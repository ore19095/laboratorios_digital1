==> flow/design.v <==
module Triestate(input [3:0] in, enable, output wire [3:0] y );
    assign y[0] = (enable[0]? in[0] : 1'bz );
    assign y[1] = (enable[1]? in[1] : 1'bz );
    assign y[2] = (enable[2]? in[2] : 1'bz );
    assign y[3] = (enable[3]? in[3] : 1'bz );
endmodule
module Acumulator(input wire [3:0] D,input wire load, reset, clk, output reg[3:0] Q );
    always @(posedge clk, posedge reset) begin
        if (reset) Q = 0;  
        else if(load) begin  
            Q <= D;
        end
    end
endmodule
module ALU(input wire[3:0] A,B,input [2:0] control , output wire [3:0] out, output wire C, Z );
    reg[4:0] resultado;  
    assign Z = ~(resultado[0] | resultado[1] | resultado[2] | resultado[3]);  
    assign out = resultado[4:0];  
    assign C = resultado[4] ; 
    always @ (A,B,control) begin   
        case(control)
            3'b000: resultado <= A;  
            3'b001: resultado <= A -B;   
            3'b010: resultado <= B;  
            3'b011: resultado <= A + B;  
            3'b100: resultado <= ~(A|B);  
            default: resultado <= 0;  
        endcase
    end
endmodule
module Procesamiento(input wire[3:0] dataIn,input wire[2:0] control,
                      input wire  enableOutALU, loadAcu, reset, clk, output wire[3:0] dataOut, output wire C,Z);
    wire [3:0] data;  
    wire [3:0] acuOut;  
    Triestate busDriverOut(data,enableOutALU,dataOut);
    Acumulator acu(data,loadAcu,reset,clk,acuOut);
    ALU aritmetica(acuOut,dataIn,control,data,C,Z);
endmodule
## Tool chain data of Procesamiento

The steps from the RTL of Procesamiento to its reports follow in flow order.
Line numbers count from 1 in the design file above.
Operators: Yosys type, input widths -> output width; for muxes data width and select width s.
Library cell names are shortened.
The mark -- stands for no value.

| inputs | value |
|---|---|
| top module | Procesamiento |
| clock port | clk |
| cell library | sky130hd |
| corner | tt_025C_1v80 |

## Elaborated design

Counts by Yosys on the flattened word-level netlist (proc, flatten, opt, wreduce; memories kept). Register bits leave out memories and registers merged into their read ports (data or address); mux counts leave out enables and synchronous resets folded into registers. Print and check cells are left out. Cells with the same type and inputs are merged into one.

| storage and ports | value |
|---|---|
| register bits | 4 |
| output and inout port bits | 6 |

| cells by class | value |
|---|---|
| add/subtract/negate cells | 2 |
| eq/ne operators | 4 |
| mux-type cells | 2 |
| bitwise operators | 6 |
| reduce/logical cells | 1 |

Operators by type and width:

| cell | number |
|---|---|
| $pmux 5 s5 | 1 |
| $eq 3x2->1 const B | 2 |
| $add 4x4->5 | 1 |
| $sub 4x4->5 | 1 |
| $not 5->5 | 1 |
| $or 4x4->4 | 1 |
| $or 1x1->1 | 3 |
| $eq 3x1->1 const B | 1 |
| $eq 3x3->1 const B | 1 |
| $logic_not 3->1 | 1 |
| $not 1->1 | 1 |
| $mux 1 | 1 |

## Logic depth

Yosys ltp: most cells in a row. Word level: on the elaborated netlist, between registers, memories and ports. Mapped: between sequential cells and ports; inverters and the memories' decode and read muxes count.

| depth | value |
|---|---|
| depth in word-level cells | 7 |
| ABC_AREA | 0 |
| gate-level depth with buffers | 10 |
| mapped depth without buffers | 9 |

## Netlist

Source: synth_stat.txt of the flow (Yosys; design flattened, memories mapped). It holds for the ABC_AREA given above (unset counts as 0); a run with the other value may have another netlist.
Totals and module areas in this step are rounded.

Cell types:

| type | number | total area (µm²) |
|---|---|---|
| dfrtp_1 | 4 | 100.096 |
| ha_1 | 6 | 75.072 |
| buf_4 | 5 | 37.536 |
| a21oi_1 | 7 | 35.034 |
| nor4bb_4 | 1 | 25.024 |
| mux2_2 | 2 | 22.522 |
| nor2_1 | 6 | 22.522 |
| fa_1 | 1 | 20.019 |
| mux2i_1 | 2 | 20.019 |
| inv_1 | 5 | 18.768 |
| and3b_1 | 2 | 17.517 |
| xor2_1 | 2 | 17.517 |
| nor3b_1 | 2 | 15.014 |
| a211oi_2 | 1 | 12.512 |
| o31ai_2 | 1 | 12.512 |
| nand2_1 | 3 | 11.261 |
| a221o_1 | 1 | 10.01 |
| a32o_1 | 1 | 10.01 |

Not listed: further types 19, cells in them 20.

| mapped netlist | value |
|---|---|
| cells in the netlist | 72 |
| cell area after synthesis | 0.000624 mm² |
| flip-flops | 4 |
| buffers | 6 |

The figures by module come from a second, unflattened synthesis with its own total; it is not the netlist above.

| second synthesis, totals | value |
|---|---|
| cells (unflattened synthesis) | 69 |
| area total of the unflattened synthesis | 0.000613 mm² |

Rows give one instance, submodules left out.

By module:

| module | instances | cells | area (mm²) |
|---|---|---|---|
| ALU | 1 | 55 | 0.00043 |
| Acumulator | 1 | 9 | 0.000149 |
| Triestate | 1 | 4 | 0.00003 |
| Procesamiento | 1 | 1 | 0.0000038 |

## Worst setup path after synthesis

Source: OpenSTA report_checks on the synthesized netlist (no wires, ideal clock, input and output delay 20% of the period each), path of least setup slack; recovery checks are left aside. Register names are those of the netlist, which keeps one name where synthesis merged equal registers.

| timing path post-synthesis | value |
|---|---|
| kind | input -> output |
| from | input control[2] |
| to | output Z |
| period | 4.81 ns |
| input delay | 0.962 ns |
| output delay | 0.962 ns |
| data arrival time | 2.952 ns |
| required time | 3.848 ns |
| path slack | 0.896 ns |
| path delay | 1.990 ns |
| driving pins on the path | 9 |
| buffers on the path | 1 |
| period reached after synthesis | 3.914 ns |

"path delay" = arrival - input delay + setup time.
At an output port there is no setup time.
"driving pins on the path": output pins that drive a net of the path, with the launching flip-flop's if there is one; two outputs of one cell count as two.
"period reached after synthesis" = period - worst setup slack (recovery checks aside). The figure is calculated, with input and output delays left at 20% of the set period.
The rows between start and end are the longest chain of elaborated cells between them; the timing report does not say that the signal goes this way. Where chains are equally long, one stands for them.
A line is the first line of the expression or statement that the cell stems from. Yosys adds cells for indexed reads and writes and turns some case tables into memories.

| on the way, post-synthesis | value |
|---|---|
| cell sequence | buf_4 > nor2b_1 > nand2_1 > o21ai_0 > fa_1 > and3b_1 > a31oi_1 > o31ai_2 > nor4bb_4 |
| cells in the longest elaborated chain | 6 |
| elaborated cells between the ends (all ways) | 10 |
| source lines of those cells | 2 |
| those cells by class | 4 x eq/ne; 1 x mux; 4 x logic; 1 x reduce/logical |

Ends and longest elaborated chain, post-synthesis:

| item | line | text |
|---|---|---|
| start, declared | 31 | `module Procesamiento(input wire[3:0] dataIn,input wire[2:0] control,` |
| $eq 3x3->1 | 21 | `case(control)` |
| $pmux 5 s5 | 21 |  |
| $or 1x1->1 x3 | 17 | `assign Z = ~(resultado[0] \| resultado[1] \| resultado[2] \| resultado[3]);` |
| $not 1->1 | 17 |  |
| end, declared | 32 | `input wire  enableOutALU, loadAcu, reset, clk, output wire[3:0] dataOut, output wire C,Z);` |

Ticket comment

Top module Procesamiento; platform sky130hd; tools Yosys and OpenROAD; 2 stored runs in no particular order. Input and output delays are each 20% of the period that was set; the output load is 0.01 pF.

#### Entry A

| setting | value |
|---|---|
| period_ns | `4.66` |
| CORE_UTILIZATION | `51` |
| SETUP_SLACK_MARGIN | `-0.19` |
| PLACE_DENSITY | `0.49` |
| CORE_ASPECT_RATIO | `1.54` |
| CORE_MARGIN | `4` |
| CELL_PAD_IN_SITES_GLOBAL_PLACEMENT | `2` |
| CELL_PAD_IN_SITES_DETAIL_PLACEMENT | `1` |
| TNS_END_PERCENT | `35` |
| GPL_ROUTABILITY_DRIVEN | `1` |
| CAP_MARGIN | `25` |
| SLEW_MARGIN | `30` |

Incomplete, floorplanning halted on PDN-0185.

#### Entry B

| setting | value |
|---|---|
| period_ns | `4.32` |
| CORE_UTILIZATION | `54` |
| SETUP_SLACK_MARGIN | `0.75` |
| PLACE_DENSITY | `0.5` |
| CORE_ASPECT_RATIO | `0.8` |
| CORE_MARGIN | `9` |
| CELL_PAD_IN_SITES_DETAIL_PLACEMENT | `0` |
| GPL_TIMING_DRIVEN | `1` |
| MAX_ROUTING_LAYER | `met5` |
| CAP_MARGIN | `20` |
| SLEW_MARGIN | `20` |

Incomplete, floorplanning halted on PDN-0185.
